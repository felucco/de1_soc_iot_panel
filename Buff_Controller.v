==> flow/design.v <==
module Buff_Controller (
	input clk, rst, en, trg,
	input [7:0] data_in,
	output [12:0] mem_addr,
	output [100*8-1:0] out
);
	localparam START_LOC = 13'h800;
	reg [6:0] tmp_addr;
	wire [6:0] cnt_out;
	wire [7:0] core_buf [99:0];
	wire [99:0] en_line;
	genvar idx;
	generate
		for (idx = 0; idx<100; idx=idx+1) begin: gen_loop
			assign out[8*(idx+1)-1:8*idx]= core_buf[idx];
			D_FF_Reg #(.N_BIT(8)) buf_reg (.clk(clk),.rst(rst),.en(en_line[idx]),.d(data_in),.q(core_buf[idx]));
		end
	endgenerate
	wire cnt_en;
	wire refr;  
	assign cnt_en = trg | refr;
	UDL_CNT #(.N_BIT(7)) buf_line_CNT (
		.clk(clk),.rst(rst),.en(cnt_en),
		.d_nu(1'b0),.pl(cnt_out==7'd100),
		.pin(7'd0),.cnt(cnt_out));
	assign refr = cnt_out > 7'd0;
	assign en_line = refr ? 100'h1 << cnt_out-1 : 100'h0;
	assign mem_addr = en ? START_LOC+cnt_out : 13'h0;
endmodule
module D_FF_Reg #(parameter N_BIT=1)(
	input clk,rst,en,
    input [N_BIT-1:0] d,
	output reg [N_BIT-1:0] q);
	always @(posedge clk or posedge rst) begin
		if (rst) q <= 0;
		else if (en) q <= d;
	end
endmodule
module UDL_CNT #(
    parameter N_BIT=4
) (
    input clk, rst, en, d_nu, pl,
    input [N_BIT-1:0] pin,
    output reg [N_BIT-1:0] cnt
);
    always @(posedge clk or posedge rst) begin
        if (rst) cnt <= 0;
        else begin
            if (en) begin
               if (pl) cnt <= pin;
               else if (d_nu) cnt <= cnt-1;
               else cnt <= cnt+1;
            end
        end
    end
endmodule
module Prescaler #(
    parameter PERIOD=10
) (
    input clk, rst, en,
    output wire p_e
);
    parameter N_BIT=$clog2(PERIOD+1);
    wire equal_period;
    wire [N_BIT-1:0] cnt_out;
    wire [N_BIT-1:0] pin_0;
    assign pin_0=0;
    UDL_CNT #(.N_BIT(N_BIT)) CNT (.clk(clk),.rst(rst),.en(en),.d_nu(1'b0),.pl(equal_period),.pin(pin_0),.cnt(cnt_out));
    assign equal_period = (cnt_out==PERIOD-1) ? en : 1'b0;
    assign p_e = equal_period;
endmodule
# Reports on Buff_Controller
# The steps from the RTL of Buff_Controller to its reports follow in flow order.
# Lines are those of the file above, counted from 1.
# Library cell names are shortened.
# The mark -- stands for no value.
[inputs]
design = "Buff_Controller"
clk_port = "clk"
cell_library = "sky130hd"
corner = "tt_025C_1v80"

# Elaborated design
# Counts by Yosys on the flattened word-level netlist (proc, flatten, opt, wreduce). Print and check cells are left out. Cells with the same type and inputs are merged into one.
[op_classes]
addsub = 3
mul = 0
div = 0
n_cmp = 1
eq_ne = 1
n_shift = 1
n_mux = 3
n_logic = 1
n_reduce_logical = 0
[ops]
columns = ["op", "n"]
rows = [
  ["<< shifter 1 x 32 -> 100 bit with constant A", 1],
  ["2-to-1 mux 100 bit", 1],
  ["adder 12 x 7 -> 13 bit with constant A", 1],
  ["2-to-1 mux 13 bit", 1],
  ["subtractor 7 x 1 -> 8 bit with constant B", 1],
  ["adder 7 x 1 -> 7 bit with constant B", 1],
  ["> comparator 7 x 1 -> 1 bit with constant B", 1],
  ["equality test 7 bit with constant B", 1],
  ["2-to-1 mux 7 bit", 1],
  ["bitwise OR 1 bit", 1],
]
[bits]
regBits = 807
latchBits = 0
ram_bits = 0
rom_bits = 0
clocked_rd_ports_x_width = 0
n_memories = 0
inputBits = 12
out_inout_bits = 813
word_cells = 111

# Depth
# Longest topological path by Yosys (ltp), each cell counted once; first at word level (registers and memories cut), then after technology mapping (sequential cells cut; the memories' decode and read muxes count).
[depth]
ltp_word = 3
abc_area = 0
depth_mapped = 12
depth_no_buf = 7

# Mapped cells and area
# The flow's flattened synthesis, as Yosys stat reports it; memories are mapped. The netlist is that of the ABC_AREA named above (0 if unset); the other value can give another one.
# The area totals of this step are shown rounded.
[synth_totals]
cells = 1955
yosys_area_mm2 = 0.0316
sequential_area_mm2 = 0.02019
flip_flops = 807
buf_cells = 162
[by_type]
columns = ["type", "n", "area_total_um2"]
rows = [
  ["dfrtp_1", 807, 2.02E+04],
  ["mux2_2", 803, 9.04E+03],
  ["nor3_4", 36, 585.562],
  ["clkbuf_1", 91, 341.578],
  ["nor3_2", 29, 290.278],
  ["buf_2", 43, 215.206],
  ["or3_1", 34, 212.704],
  ["buf_6", 9, 101.347],
  ["buf_4", 10, 75.072],
  ["and2_1", 8, 50.048],
  ["nand2_1", 12, 45.043],
  ["nor2_1", 10, 37.536],
  ["xor2_1", 4, 35.034],
  ["nand4_1", 5, 31.28],
  ["buf_1", 8, 30.029],
  ["ha_1", 2, 25.024],
  ["nor4_1", 4, 25.024],
  ["a21oi_1", 4, 20.019],
]
# Other cell types: 22; their cells: 36.
# The figures by module come from a second, unflattened synthesis with its own total; it is not the netlist above.
[hier_totals]
cells_unflattened = 2069
area_unflattened_mm2 = 0.03537
# Rows give one instance, submodules left out.
[modules]
columns = ["mod", "n_inst", "n_cells", "mod_area_mm2"]
rows = [
  ["D_FF_Reg #(N_BIT=8)", 100, 18, 0.0003353],
  ["Buff_Controller", 1, 194, 0.00121],
  ["UDL_CNT #(N_BIT=7)", 1, 75, 0.0006269],
]

# Worst setup path after synthesis
# OpenSTA on the mapped netlist: ideal clock, no wires. The path of least setup slack (recovery checks aside). Input and output delay are each 20% of the period. Register names are those of the netlist, which keeps one name where synthesis merged equal registers.
[synth_path]
kind = "flip-flop to flip-flop"
startpoint = "register buf_line_CNT.cnt[0]"
endpoint = "register gen_loop[32].buf_reg.q[0]"
clock_period_ns = 4.21
setup_time_ns = 0.125
t_first_pin_ns = 0.000
t_arrival_ns = 2.733
required_ns = 4.085
slack_ns = 1.352
delay_ns = 2.858
path_stages = 11
n_path_buf = 5
synth_period_reached_ns = 2.858
# "delay_ns" = arrival - input delay + setup time.
# "path_stages" counts driving pins, that of a launching flip-flop among them; a cell with two outputs on the path counts twice.
# "synth_period_reached_ns" = period - worst setup slack (recovery checks aside). The figure is calculated, with input and output delays left at 20% of the set period.
# Between the ends stands the longest chain of elaborated cells between them, by number of cells; it is not shown to be the way that was timed. Of several equally long chains one is given.
# Each line given opens the expression or statement behind the cell; cells for indexed reads and writes are added by Yosys, which also makes memories of some case tables.
# At most two assigning lines are given for a register; there are more.
[synth_via]
cell_sequence = "dfrtp_1 -> clkbuf_2 -> buf_2 -> inv_1 -> ha_1 -> clkbuf_1 -> o41a_1 -> buf_2 -> buf_6 -> nor3_2 -> mux2_2"
elab_chain_cells = 3
cone_cells = 4
[synth_lines]
columns = ["element", "line_no", "text"]
rows = [
  ["start, declared", 44, "output reg [N_BIT-1:0] cnt"],
  ["start, assigned", 50, "if (pl) cnt <= pin;"],
  ["start, assigned", 51, "else if (d_nu) cnt <= cnt-1;"],
  ["subtractor 7 x 1 -> 8 bit", 27, "assign en_line = refr ? 100'h1 << cnt_out-1 : 100'h0;"],
  ["<< shifter 1 x 32 -> 100 bit", 27, ""],
  ["2-to-1 mux 100 bit", 27, ""],
  ["end, assigned", 35, "if (rst) q <= 0;"],
  ["end, assigned", 36, "else if (en) q <= d;"],
  ["end, declared", 33, "output reg [N_BIT-1:0] q);"],
]

# Timing after layout
# From the final timing report of entry A: the path of least setup slack in the routed layout; clock arrival at registers is part of the times.
[layout_path]
kind = "flip-flop to flip-flop"
startpoint = "register buf_line_CNT.cnt[0]"
endpoint = "register gen_loop[1].buf_reg.q[2]"
clock_period_ns = 5.05
setup_time_ns = 0.06
t_first_pin_ns = 0.68
t_arrival_ns = 4.55
required_ns = 5.62
slack_ns = 1.07
path_stages = 11
n_path_buf = 3
# Between the ends stands the longest chain of elaborated cells between them, by number of cells; it is not shown to be the way that was timed. Of several equally long chains one is given.
# At most two assigning lines are given for a register; there are more.
[layout_via]
cell_sequence = "dfrtp_1 -> clkbuf_2 -> buf_2 -> inv_1 -> ha_1 -> nor3b_2 -> xnor2_1 -> nand2_1 -> buf_2 -> nor3_2 -> mux2_2"
elab_chain_cells = 3
cone_cells = 4
[layout_lines]
columns = ["element", "line_no", "text"]
rows = [
  ["start, declared", 44, "output reg [N_BIT-1:0] cnt"],
  ["start, assigned", 50, "if (pl) cnt <= pin;"],
  ["start, assigned", 51, "else if (d_nu) cnt <= cnt-1;"],
  ["subtractor 7 x 1 -> 8 bit", 27, "assign en_line = refr ? 100'h1 << cnt_out-1 : 100'h0;"],
  ["<< shifter 1 x 32 -> 100 bit", 27, ""],
  ["2-to-1 mux 100 bit", 27, ""],
  ["end, assigned", 35, "if (rst) q <= 0;"],
  ["end, assigned", 36, "else if (en) q <= d;"],
  ["end, declared", 33, "output reg [N_BIT-1:0] q);"],
]

==> runs of Buff_Controller <==
2 stored runs of Buff_Controller in the flow (synthesis by Yosys, layout by OpenROAD, sky130hd cells), in arbitrary order. Constraints: input delay and output delay 20% of the set period each, output load 0.01 pF.
"timing.achieved_period_ns" is the run's clock period less its worst setup slack. It is reckoned from that one timing run; input and output delays stay at 20% of the period that was set.
By "worst_path_time_ns" is meant the share of the clock period that the worst setup path is allowed (20% is reserved at inputs, 20% at outputs), minus its slack. Clock arrival times at its registers enter into it.
"fin_power_mw": no workload was simulated; the value follows from the tool's default switching activity.
Values from the reports are rounded here.

# entry A
==> flow/run.sh <==
#!/bin/bash
# the make line also repeats the synthesis and layout settings of config.mk as NAME=value (left out here)
make -C /OpenROAD-flow-scripts/flow DESIGN_CONFIG=/design/flow/config.mk WORK_HOME=/design/flow/orfs CLKGATE_MAP_FILE= finish
==> flow/config.mk <==
export PLATFORM = sky130hd
export DESIGN_NAME = Buff_Controller
export DESIGN_NICKNAME = Buff_Controller
export VERILOG_FILES = /design/flow/design.v
export SDC_FILE = /design/flow/constraint.sdc
export NUM_CORES = 4
export LEC_CHECK = 0
export CAP_MARGIN = 20
export CELL_PAD_IN_SITES_DETAIL_PLACEMENT = 2
export CORE_MARGIN = 8
export CORE_UTILIZATION = 30
export CTS_CLUSTER_DIAMETER = 303
export CTS_CLUSTER_SIZE = 88
export GPL_TIMING_DRIVEN = 0
export MIN_ROUTING_LAYER = met1
export PLACE_DENSITY_LB_ADDON = 0.18
export SLEW_MARGIN = 20
==> flow/constraint.sdc <==
create_clock -name core_clock -period 5.05 [get_ports {clk}]
set_input_delay 1.0100 -clock core_clock [delete_from_list [all_inputs] [get_ports {clk}]]
set_output_delay 1.0100 -clock core_clock [all_outputs]
set_load 0.01 [all_outputs]

==> entry A: results <==
setup_ws_ns=1.071
timing.achieved_period_ns=3.979
total_die_area_mm2=0.116
fin_power_mw=16.50
worst_path_time_ns=3.98
critical_path_type="flip-flop to flip-flop"
timing.hold.ws_ns=0.524
util_pct=40.5
setupTns_ns=0.000
yosys_chip_area_mm2=0.0316
finalCellArea_mm2=0.0425

# entry B
==> flow/run.sh <==
#!/bin/bash
# the make line also repeats the synthesis and layout settings of config.mk as NAME=value (left out here)
make -C /OpenROAD-flow-scripts/flow DESIGN_CONFIG=/design/flow/config.mk WORK_HOME=/design/flow/orfs CLKGATE_MAP_FILE= finish
==> flow/config.mk <==
export PLATFORM = sky130hd
export DESIGN_NAME = Buff_Controller
export DESIGN_NICKNAME = Buff_Controller
export VERILOG_FILES = /design/flow/design.v
export SDC_FILE = /design/flow/constraint.sdc
export NUM_CORES = 4
export LEC_CHECK = 0
export CAP_MARGIN = 15
export CORE_MARGIN = 2
export CORE_UTILIZATION = 41
export CTS_CLUSTER_SIZE = 75
export GPL_ROUTABILITY_DRIVEN = 0
export PLACE_DENSITY_LB_ADDON = 0.13
export SETUP_SLACK_MARGIN = -0.09
export SLEW_MARGIN = 35
==> flow/constraint.sdc <==
create_clock -name core_clock -period 2.59 [get_ports {clk}]
set_input_delay 0.5180 -clock core_clock [delete_from_list [all_inputs] [get_ports {clk}]]
set_output_delay 0.5180 -clock core_clock [all_outputs]
set_load 0.01 [all_outputs]

==> entry B: results <==
setup_ws_ns=-0.004
timing.achieved_period_ns=2.594
total_die_area_mm2=0.0793
fin_power_mw=41.57
worst_path_time_ns=2.59
critical_path_type="flip-flop to flip-flop"
timing.hold.ws_ns=0.206
util_pct=60.8
setupTns_ns=-0.010
yosys_chip_area_mm2=0.0316
finalCellArea_mm2=0.04622
